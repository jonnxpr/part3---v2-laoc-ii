==> flow/design.v <==
module cache(reset, seletorVia, habilita, clock, endereco, entradaDeDados, saidaDeDados, hit, miss, lru1, lru2, dirty1, dirty2, valid1, valid2);
input seletorVia;
input habilita;
input clock;
input reset;
input [2:0] endereco;
input [7:0] entradaDeDados;
output reg [7:0] saidaDeDados;
output reg dirty1, dirty2, lru1, lru2, valid1, valid2, hit, miss;
reg [7:0]varPadrao;
reg [7:0]dado[8][2];
	always @ (posedge clock) begin
		if (reset)
		  begin
		    varPadrao = 8'b11111111;
		    saidaDeDados = 8'b00000000;
		    dirty1 = 0;
		    dirty2 = 0;
		    lru1 = 0;
		    lru2 = 0;
		    valid1 = 1;
		    valid2 = 1;
		    hit = 0;
		    miss = 0;
		    dado[0][0] = varPadrao;
		    dado[0][1] = varPadrao;
		    dado[1][0] = varPadrao;
		    dado[1][1] = varPadrao;
		    dado[2][0] = varPadrao;
		    dado[2][1] = varPadrao;
		    dado[3][0] = varPadrao;
		    dado[3][1] = varPadrao;
		    dado[4][0] = varPadrao;
		    dado[4][1] = varPadrao;
		    dado[5][0] = varPadrao;
		    dado[5][1] = varPadrao;
		    dado[6][0] = varPadrao;
		    dado[6][1] = varPadrao;
		    dado[7][0] = varPadrao;
		    dado[7][1] = varPadrao;
		  end
		if (seletorVia == 0)  
			begin
				if (habilita == 1)  
					begin
					  case (endereco)
					    3'b000:
					      if (dado[0][0] == varPadrao)
					        begin
					          dirty1 = 1;
					          dado[0][0] = entradaDeDados;
					          valid1 = 1;
					          miss = 1;
					          hit = 0;
					          saidaDeDados = entradaDeDados;
					        end
					      else
					       begin
					        dirty1 = 1;
					        dado[0][0] = entradaDeDados;
					        valid1 = 1; 
					        hit = 1;
					        miss = 0;
					        saidaDeDados = entradaDeDados;
					      end
					   3'b001:
					      if (dado[1][0] == varPadrao)
					        begin
					          dirty1 = 1;
					          dado[1][0] = entradaDeDados;
					          valid1 = 1;
					          miss = 1;
					          hit = 0;
					          saidaDeDados = entradaDeDados;
					        end
					      else
					       begin
					        dirty1 = 1;
					        dado[1][0] = entradaDeDados;
					        valid1 = 1; 
					        hit = 1;
					        miss = 0;
					        saidaDeDados = entradaDeDados;
					      end
					   3'b010:
					      if (dado[2][0] == varPadrao)
					        begin
					          dirty1 = 1;
					          dado[2][0] = entradaDeDados;
					          valid1 = 1;
					          miss = 1;
					          hit = 0;
					          saidaDeDados = entradaDeDados;
					        end
					      else
					       begin
					        dirty1 = 1;
					        dado[2][0] = entradaDeDados;
					        valid1 = 1; 
					        hit = 1;
					        miss = 0;
					        saidaDeDados = entradaDeDados;
					      end
					  3'b011:
					      if (dado[3][0] == varPadrao)
					        begin
					          dirty1 = 1;
					          dado[3][0] = entradaDeDados;
					          valid1 = 1;
					          miss = 1;
					          hit = 0;
					          saidaDeDados = entradaDeDados;
					        end
					      else
					       begin
					        dirty1 = 1;
					        dado[3][0] = entradaDeDados;
					        valid1 = 1; 
					        hit = 1;
					        miss = 0;
					        saidaDeDados = entradaDeDados;
					      end
					  3'b100:
					      if (dado[4][0] == varPadrao)
					        begin
					          dirty1 = 1;
					          dado[4][0] = entradaDeDados;
					          valid1 = 1;
					          miss = 1;
					          hit = 0;
					          saidaDeDados = entradaDeDados;
					        end
					      else
					       begin
					        dirty1 = 1;
					        dado[4][0] = entradaDeDados;
					        valid1 = 1; 
					        hit = 1;
					        miss = 0;
					        saidaDeDados = entradaDeDados;
					      end
					  3'b101:
					      if (dado[5][0] == varPadrao)
					        begin
					          dirty1 = 1;
					          dado[5][0] = entradaDeDados;
					          valid1 = 1;
					          miss = 1;
					          hit = 0;
					          saidaDeDados = entradaDeDados;
					        end
					      else
					       begin
					        dirty1 = 1;
					        dado[5][0] = entradaDeDados;
					        valid1 = 1; 
					        hit = 1;
					        miss = 0;
					        saidaDeDados = entradaDeDados;
					      end
					  3'b110:
					      if (dado[6][0] == varPadrao)
					        begin
					          dirty1 = 1;
					          dado[6][0] = entradaDeDados;
					          valid1 = 1;
					          miss = 1;
					          hit = 0;
					          saidaDeDados = entradaDeDados;
					        end
					      else
					       begin
					        dirty1 = 1;
					        dado[6][0] = entradaDeDados;
					        valid1 = 1; 
					        hit = 1;
					        miss = 0;
					        saidaDeDados = entradaDeDados;
					      end
					  3'b111:
					      if (dado[7][0] == varPadrao)
					        begin
					          dirty1 = 1;
					          dado[7][0] = entradaDeDados;
					          valid1 = 1;
					          miss = 1;
					          hit = 0;
					          saidaDeDados = entradaDeDados;
					        end
					      else
					       begin
					        dirty1 = 1;
					        dado[7][0] = entradaDeDados;
					        valid1 = 1; 
					        hit = 1;
					        miss = 0;
					        saidaDeDados = entradaDeDados;
					      end
					endcase
					if (lru1 == 1 && lru2 == 1)
									begin
										lru1 = 1;
										lru2 = 0;
									end
									else if (lru1 == 0 && lru2 == 0)
										begin
											lru1 = 1;
										end
									else if (lru1 == 0 && lru2 == 1)
										begin
											lru2 = 0;
											lru1 = 1;
									end
						end
			 end
				else  
					begin
								case (endereco)
									3'b000 :
										if (entradaDeDados == dado[0][0])
											begin
												hit = 1;
												miss = 0;
												saidaDeDados = dado[0][0];
											end
										else 
											begin
												miss = 1;
												hit = 0;
												dado[0][0] = entradaDeDados;
												saidaDeDados = dado[0][0];
											end
									3'b001 :
										if (entradaDeDados == dado[1][0])
											begin
												hit = 1;
												miss = 0;
												saidaDeDados = dado[1][0];
											end
										else 
											begin
												miss = 1;
												hit = 0;
												dado[1][0] = entradaDeDados;
												saidaDeDados = dado[1][0];		
											end
									3'b010 :
										if (entradaDeDados == dado[2][0])
											begin
												hit = 1;
												miss = 0;
												saidaDeDados = dado[2][0];
											end
										else 
											begin
												miss = 1;
												hit = 0;
												dado[2][0] = entradaDeDados;
												saidaDeDados = dado[2][0];
											end				
									3'b011 :
										if (entradaDeDados == dado[3][0])
											begin
												hit = 1;
												miss = 0;
												saidaDeDados = dado[3][0];
											end
										else 
											begin
												miss = 1;
												hit = 0;
												dado[3][0] = entradaDeDados;
												saidaDeDados = dado[3][0];
											end													
									3'b100 :
										if (entradaDeDados == dado[4][0])
											begin
												hit = 1;
												miss = 0;
												saidaDeDados = dado[4][0];
											end
										else 
											begin
												miss = 1;
												hit = 0;
												dado[4][0] = entradaDeDados;
												saidaDeDados = dado[4][0];
											end					
									3'b101 :
										if (entradaDeDados == dado[5][0])
											begin
												hit = 1;
												miss = 0;
												saidaDeDados = dado[5][0];
											end
										else 
											begin
												miss = 1;
												hit = 0;
												dado[5][0] = entradaDeDados;
												saidaDeDados = dado[5][0];
											end			
									3'b110 :
										if (entradaDeDados == dado[6][0])
											begin
												hit = 1;
												miss = 0;
												saidaDeDados = dado[6][0];
											end
										else 
											begin
												miss = 1;
												hit = 0;
												dado[6][0] = entradaDeDados;
												saidaDeDados = dado[6][0];
											end	
									3'b111 :
										if (entradaDeDados == dado[7][0])
											begin
												hit = 1;
												miss = 0;
												saidaDeDados = dado[7][0];
											end
										else 
											begin
												miss = 1;
												hit = 0;
												dado[7][0] = entradaDeDados;
												saidaDeDados = dado[7][0];
											end			
								endcase
								if (lru1 == 1 && lru2 == 1)
									begin
										lru1 = 1;
										lru2 = 0;
									end
									else if (lru1 == 0 && lru2 == 0)
										begin
											lru1 = 1;
										end
									else if (lru1 == 0 && lru2 == 1)
										begin
											lru2 = 0;
											lru1 = 1;
									end		
		else  
			begin
				if (habilita == 1)  
					begin
            begin
					  case (endereco)
					    3'b000:
					      if (dado[0][1] == varPadrao)
					        begin
					          dirty2 = 1;
					          dado[0][1] = entradaDeDados;
					          valid2 = 1;
					          miss = 1;
					          hit = 0;
					          saidaDeDados = entradaDeDados;
					        end
					      else
					       begin
					        dirty2 = 1;
					        dado[0][1] = entradaDeDados;
					        valid2 = 1; 
					        hit = 1;
					        miss = 0;
					        saidaDeDados = entradaDeDados;
					      end
					   3'b001:
					      if (dado[1][1] == varPadrao)
					        begin
					          dirty2 = 1;
					          dado[1][1] = entradaDeDados;
					          valid2 = 1;
					          miss = 1;
					          hit = 0;
					          saidaDeDados = entradaDeDados;
					        end
					      else
					       begin
					        dirty2 = 1;
					        dado[1][1] = entradaDeDados;
					        valid2 = 1; 
					        hit = 1;
					        miss = 0;
					        saidaDeDados = entradaDeDados;
					      end
					   3'b010:
					      if (dado[2][1] == varPadrao)
					        begin
					          dirty2 = 1;
					          dado[2][1] = entradaDeDados;
					          valid2 = 1;
					          miss = 1;
					          hit = 0;
					          saidaDeDados = entradaDeDados;
					        end
					      else
					       begin
					        dirty2 = 1;
					        dado[2][1] = entradaDeDados;
					        valid2 = 1; 
					        hit = 1;
					        miss = 0;
					        saidaDeDados = entradaDeDados;
					      end
					  3'b011:
					      if (dado[3][1] == varPadrao)
					        begin
					          dirty2 = 1;
					          dado[3][1] = entradaDeDados;
					          valid2 = 1;
					          miss = 1;
					          hit = 0;
					          saidaDeDados = entradaDeDados;
					        end
					      else
					       begin
					        dirty2 = 1;
					        dado[3][1] = entradaDeDados;
					        valid2 = 1; 
					        hit = 1;
					        miss = 0;
					        saidaDeDados = entradaDeDados;
					      end
					  3'b100:
					      if (dado[4][1] == varPadrao)
					        begin
					          dirty2 = 1;
					          dado[4][1] = entradaDeDados;
					          valid2 = 1;
					          miss = 1;
					          hit = 0;
					          saidaDeDados = entradaDeDados;
					        end
					      else
					       begin
					        dirty2 = 1;
					        dado[4][1] = entradaDeDados;
					        valid2 = 1; 
					        hit = 1;
					        miss = 0;
					        saidaDeDados = entradaDeDados;
					      end
					  3'b101:
					      if (dado[5][1] == varPadrao)
					        begin
					          dirty2 = 1;
					          dado[5][1] = entradaDeDados;
					          valid2 = 1;
					          miss = 1;
					          hit = 0;
					          saidaDeDados = entradaDeDados;
					        end
					      else
					       begin
					        dirty2 = 1;
					        dado[5][1] = entradaDeDados;
					        valid2 = 1; 
					        hit = 1;
					        miss = 0;
					        saidaDeDados = entradaDeDados;
					      end
					  3'b110:
					      if (dado[6][1] == varPadrao)
					        begin
					          dirty2 = 1;
					          dado[6][1] = entradaDeDados;
					          valid2 = 1;
					          miss = 1;
					          hit = 0;
					          saidaDeDados = entradaDeDados;
					        end
					      else
					       begin
					        dirty2 = 1;
					        dado[6][1] = entradaDeDados;
					        valid2 = 1; 
					        hit = 1;
					        miss = 0;
					        saidaDeDados = entradaDeDados;
					      end
					  3'b111:
					      if (dado[7][1] == varPadrao)
					        begin
					          dirty2 = 1;
					          dado[7][1] = entradaDeDados;
					          valid2 = 1;
					          miss = 1;
					          hit = 0;
					          saidaDeDados = entradaDeDados;
					        end
					      else
					       begin
					        dirty2 = 1;
					        dado[7][1] = entradaDeDados;
					        valid2 = 1; 
					        hit = 1;
					        miss = 0;
					        saidaDeDados = entradaDeDados;
					      end
					endcase
					if (lru1 == 1 && lru2 == 1)
									begin
										lru1 = 0;
										lru2 = 1;
									end
									else if (lru1 == 0 && lru2 == 0)
										begin
											lru2 = 1;
										end
									else if (lru1 == 1 && lru2 == 0)
										begin
											lru2 = 1;
											lru1 = 0;
									end
						end
			 end
				else  
					begin
						if (lru2 == 1)
							begin
								case (endereco)
									3'b000 :
										if (entradaDeDados == dado[0][1])
											begin
												hit = 1;
												miss = 0;
												saidaDeDados = dado[0][1];
											end
										else 
											begin
												miss = 1;
												hit = 0;
												dado[0][1] = entradaDeDados;
												saidaDeDados = dado[0][1];
											end
									3'b001 :
										if (entradaDeDados == dado[1][1])
											begin
												hit = 1;
												miss = 0;
												saidaDeDados = dado[1][1];
											end
										else 
											begin
												miss = 1;
												hit = 0;
												dado[1][0] = entradaDeDados;
												saidaDeDados = dado[1][1];
											end
									3'b010 :
										if (entradaDeDados == dado[2][1])
											begin
												hit = 1;
												miss = 0;
												saidaDeDados = dado[2][1];
											end
										else 
											begin
												miss = 1;
												hit = 0;
												dado[2][0] = entradaDeDados;
												saidaDeDados = dado[2][1];
											end				
									3'b011 :
										if (entradaDeDados == dado[3][1])
											begin
												hit = 1;
												miss = 0;
												saidaDeDados = dado[3][1];
											end
										else 
											begin
												miss = 1;
												hit = 0;
												dado[3][0] = entradaDeDados;
												saidaDeDados = dado[3][1];
											end												
									3'b100 :
										if (entradaDeDados == dado[4][1])
											begin
												hit = 1;
												miss = 0;
												saidaDeDados = dado[4][1];
											end
										else 
											begin
												miss = 1;
												hit = 0;
												dado[4][0] = entradaDeDados;
												saidaDeDados = dado[4][1];
											end					
									3'b101 :
										if (entradaDeDados == dado[5][1])
											begin
												hit = 1;
												miss = 0;
												saidaDeDados = dado[5][1];
											end
										else 
											begin
												miss = 1;
												hit = 0;
												dado[5][1] = entradaDeDados;
												saidaDeDados = dado[5][1];
											end		
									3'b110 :
										if (entradaDeDados == dado[6][1])
											begin
												hit = 1;
												miss = 0;
												saidaDeDados = dado[6][1];
											end
										else 
											begin
												miss = 1;
												hit = 0;
												dado[6][1] = entradaDeDados;
												saidaDeDados = dado[6][1];
											end
									3'b111 :
										if (entradaDeDados == dado[7][1])
											begin
												hit = 1;
												miss = 0;
												saidaDeDados = dado[7][1];
											end
										else 
											begin
												miss = 1;
												hit = 0;
												dado[7][1] = entradaDeDados;
												saidaDeDados = dado[7][1];
											end			
								endcase
								if (lru1 == 1 && lru2 == 1)
											begin
												lru1 = 0;
												lru2 = 1;
											end
										else if (lru1 == 0 && lru2 == 0)
											begin
												lru2 = 1;
										end
							end
					end
			end
		end
	end
endmodule
From RTL to reports: cache
Tool output for the design above, in the order of the flow.
Lines are those of the file above, counted from 1.
Library cell names are shortened.
{"block": "inputs", "top_module": "cache", "clock_port": "clock", "library": "sky130hd", "pvt_corner": "tt_025C_1v80"}

After elaboration
Source: Yosys, flattened and elaborated. Widths are those after wreduce. Registers that Yosys merges into a memory's read port (data or address) are not register bits. Print and check cells do not count. Equal cells are merged and count once.
{"block": "bits", "inputBits": 15, "ff_bits": 152, "output_inout_bits": 16, "elab_cells": 367}
{"block": "classes", "mux": 285, "reduce_logical": 15, "n_logic": 2, "n_eq": 39}
{"block": "op_table", "operator": "two-way mux 8 bit", "n": 122}
{"block": "op_table", "operator": "case mux 8 bit (select 2 bit)", "n": 32}
{"block": "op_table", "operator": "equality test 8 bit", "n": 32}
{"block": "op_table", "operator": "case mux 8 bit (select 8 bit)", "n": 2}
{"block": "op_table", "operator": "two-way mux 1 bit", "n": 121}
{"block": "op_table", "operator": "case mux 1 bit (select 8 bit)", "n": 8}
{"block": "op_table", "operator": "OR reduction 7 bit", "n": 8}
{"block": "op_table", "operator": "equality test 3 bit (second input constant)", "n": 4}
{"block": "op_table", "operator": "OR reduction 8 bit", "n": 1}
{"block": "op_table", "operator": "equality test 3 x 2 -> 1 bit (second input constant)", "n": 2}
{"block": "op_table", "operator": "logical AND 1 bit", "n": 4}
{"block": "op_table", "operator": "equality test 3 x 1 -> 1 bit (second input constant)", "n": 1}
{"block": "op_table", "operator": "logical NOT 3 bit", "n": 1}
{"block": "op_table", "operator": "nonzero test 3 bit", "n": 1}
{"block": "op_table", "operator": "NOT 1 bit", "n": 2}

Longest topological paths
Longest topological path by Yosys (ltp), each cell counted once; first at word level (registers and memories cut), then after technology mapping (sequential cells cut; the memories' decode and read muxes count).
{"block": "logic_depth", "word_depth": 12, "abc_area": 0, "mapped_depth": 10, "ltp_nobuf": 7}

Synthesis result
Source: synth_stat.txt of the flow (Yosys; design flattened, memories mapped). It holds for the ABC_AREA given above (unset counts as 0); a run with the other value may have another netlist.
Totals and module areas in this step are rounded.
{"block": "mapped", "cells": 1050, "yosys_area_um2": 8780, "ffs": 152, "seqArea_um2": 3140}
{"block": "by_type", "type": "dfxtp_1", "n": 142, "area_total_um2": 2.84E+03}
{"block": "by_type", "type": "xnor2_1", "n": 76, "area_total_um2": 665.638}
{"block": "by_type", "type": "a21oi_1", "n": 122, "area_total_um2": 610.586}
{"block": "by_type", "type": "xor2_1", "n": 65, "area_total_um2": 569.296}
{"block": "by_type", "type": "nor3_1", "n": 87, "area_total_um2": 435.418}
{"block": "by_type", "type": "edfxtp_1", "n": 10, "area_total_um2": 300.288}
{"block": "by_type", "type": "nor2_1", "n": 73, "area_total_um2": 274.013}
{"block": "by_type", "type": "o21ai_0", "n": 50, "area_total_um2": 250.24}
{"block": "by_type", "type": "buf_2", "n": 47, "area_total_um2": 235.226}
{"block": "by_type", "type": "a211o_1", "n": 21, "area_total_um2": 183.926}
{"block": "by_type", "type": "nor2b_1", "n": 24, "area_total_um2": 150.144}
{"block": "by_type", "type": "buf_6", "n": 12, "area_total_um2": 135.13}
{"block": "by_type", "type": "o22ai_1", "n": 20, "area_total_um2": 125.12}
{"block": "by_type", "type": "inv_1", "n": 33, "area_total_um2": 123.869}
{"block": "by_type", "type": "nand2_1", "n": 33, "area_total_um2": 123.869}
{"block": "by_type", "type": "a32oi_1", "n": 14, "area_total_um2": 122.618}
{"block": "by_type", "type": "o21ai_1", "n": 20, "area_total_um2": 100.096}
{"block": "by_type", "type": "nand2b_1", "n": 15, "area_total_um2": 93.84}
Other cell types: 57; their cells: 186.

Path before layout
OpenSTA on the mapped netlist: ideal clock, no wires. The path of least setup slack (recovery checks aside). Input and output delay are each 20% of the period. Register names are those of the netlist, which keeps one name where synthesis merged equal registers.
{"block": "synth_timing", "kind": "input port to flip-flop", "startpoint": "in endereco[0]", "endpoint": "reg hit", "setup_time_ns": 0.263, "tclk_ns": 2.99, "path_buffers": 1, "delay_ns": 1.765, "t_first_pin_ns": 0.598, "stages": 8, "required_time_ns": 2.727, "input_delay_ns": 0.598, "arrival_time_ns": 2.100, "setup_slack_ns": 0.627, "synth_period_reached_ns": 2.363}
"delay_ns" is the arrival time less input delay plus setup time.
"stages" counts driving pins, that of a launching flip-flop among them; a cell with two outputs on the path counts twice.
"synth_period_reached_ns" = period - worst setup slack (recovery checks aside). The figure is calculated, with input and output delays left at 20% of the set period.
Between the ends stands the longest chain of elaborated cells between them, by number of cells; it is not shown to be the way that was timed. Of several equally long chains one is given.
Each line given opens the expression or statement behind the cell; cells for indexed reads and writes are added by Yosys, which also makes memories of some case tables.
A register here has more assigning lines than the two given.
{"block": "synth_between", "cell_sequence": "buf_2 or3b_4 nor3_1 o2111ai_1 o21ai_1 nor4_1 o41a_1 o2bb2ai_1", "elab_chain_len": 8, "cells_between": 19, "classes_between": "eq/ne (7); mux (11); reduce/logical (1)"}
{"block": "synth_rtl", "element": "from (decl)", "line_no": 6, "rtl": "input [2:0] endereco;"}
{"block": "synth_rtl", "element": "equality test 3 bit", "line_no": 218, "rtl": "case (endereco)"}
{"block": "synth_rtl", "element": "case mux 1 bit (select 8 bit)", "line_no": 218}
{"block": "synth_rtl", "element": "two-way mux 1 bit", "line_no": 523, "rtl": "if (lru2 == 1)"}
{"block": "synth_rtl", "element": "two-way mux 1 bit", "line_no": 348, "rtl": "if (habilita == 1)"}
{"block": "synth_rtl", "element": "two-way mux 1 bit", "line_no": 341, "rtl": "else if (lru1 == 0 && lru2 == 1)"}
{"block": "synth_rtl", "element": "two-way mux 1 bit", "line_no": 337, "rtl": "else if (lru1 == 0 && lru2 == 0)"}
{"block": "synth_rtl", "element": "two-way mux 1 bit", "line_no": 332, "rtl": "if (lru1 == 1 && lru2 == 1)"}
{"block": "synth_rtl", "element": "two-way mux 1 bit", "line_no": 42, "rtl": "if (seletorVia == 0)"}
{"block": "synth_rtl", "element": "to (assign)", "line_no": 23, "rtl": "hit = 0;"}
{"block": "synth_rtl", "element": "to (assign)", "line_no": 54, "rtl": "hit = 0;"}
{"block": "synth_rtl", "element": "to (decl)", "line_no": 9, "rtl": "output reg dirty1, dirty2, lru1, lru2, valid1, valid2, hit, miss;"}

Path in the finished layout
From the final timing report of record 1: the path of least setup slack in the routed layout; clock arrival at registers is part of the times.
{"block": "layout_timing", "kind": "input port to flip-flop", "startpoint": "in entradaDeDados[5]", "endpoint": "reg dado", "arrival_time_ns": 3.39, "tclk_ns": 3.86, "setup_slack_ns": 0.84, "path_buffers": 3, "input_delay_ns": 0.77, "setup_time_ns": 0.07, "required_time_ns": 4.23, "stages": 10, "t_first_pin_ns": 0.77}
Where an end lacks its bit number, it is one bit of the signal, or one of the new flip-flops if synthesis recoded a state register.
Between the ends stands the longest chain of elaborated cells between them, by number of cells; it is not shown to be the way that was timed. Of several equally long chains one is given.
{"block": "layout_between", "cell_sequence": "clkdlybuf4s50_1 buf_4 buf_4 nor4bb_1 a21oi_1 o22ai_1 and4_1 a211o_1 o21ai_0 o21ai_1", "elab_chain_len": 4, "cells_between": 4, "classes_between": "eq/ne (1); mux (3)"}
{"block": "layout_rtl", "element": "from (decl)", "line_no": 7, "rtl": "input [7:0] entradaDeDados;"}
{"block": "layout_rtl", "element": "equality test 8 bit", "line_no": 290, "rtl": "if (entradaDeDados == dado[5][0])"}
{"block": "layout_rtl", "element": "two-way mux 8 bit", "line_no": 290}
{"block": "layout_rtl", "element": "case mux 8 bit (select 2 bit)", "line_no": 218, "rtl": "case (endereco)"}
{"block": "layout_rtl", "element": "two-way mux 8 bit", "line_no": 42, "rtl": "if (seletorVia == 0)"}
{"block": "layout_rtl", "element": "to (decl)", "line_no": 11, "rtl": "reg [7:0]dado[8][2];"}

Subject: flow runs of cache

Hi,

Design cache on sky130hd. What follows are 2 stored runs of the flow, each under its own settings; their order means nothing. The constraints put input and output delay at 20% of the set period each and load the outputs with 0.01 pF.
"final_power_mw" rests on the timing tool's default activity at the inputs, not on a simulated workload.
Values from the reports are rounded here.

{"run": "record 1", "settings": { "period_ns": 3.86, "CORE_UTILIZATION": 25, "SETUP_SLACK_MARGIN": -0.1, "PLACE_DENSITY": 0.7, "CELL_PAD_IN_SITES_GLOBAL_PLACEMENT": 3, "GPL_TIMING_DRIVEN": 1, "GPL_ROUTABILITY_DRIVEN": 1, "CTS_CLUSTER_SIZE": 57, "CAP_MARGIN": 15, "MAX_ROUTING_LAYER": "met4", "CORE_MARGIN": 2, "SLEW_MARGIN": 20 }, "results": { "final_power_mw": 4.06, "fin_hold_ws_ns": 0.447, "die_footprint_um2": 36700, "ys_area_um2": 8780, "worst_setup_slack_ns": 0.843, "post_route_util_frac": 0.297, "total_negative_slack_ns": 0.000 }}
{"run": "record 2", "settings": { "period_ns": 3.93, "CORE_UTILIZATION": 65, "PLACE_DENSITY_LB_ADDON": 0.02, "CELL_PAD_IN_SITES_GLOBAL_PLACEMENT": 2, "CELL_PAD_IN_SITES_DETAIL_PLACEMENT": 2, "ABC_AREA": 0, "GPL_ROUTABILITY_DRIVEN": 1, "CTS_CLUSTER_SIZE": 35, "SLEW_MARGIN": 35, "CAP_MARGIN": 20, "CORE_MARGIN": 2 }, "outcome": "stopped before the end: placement reported FLW-0024"}

Regards
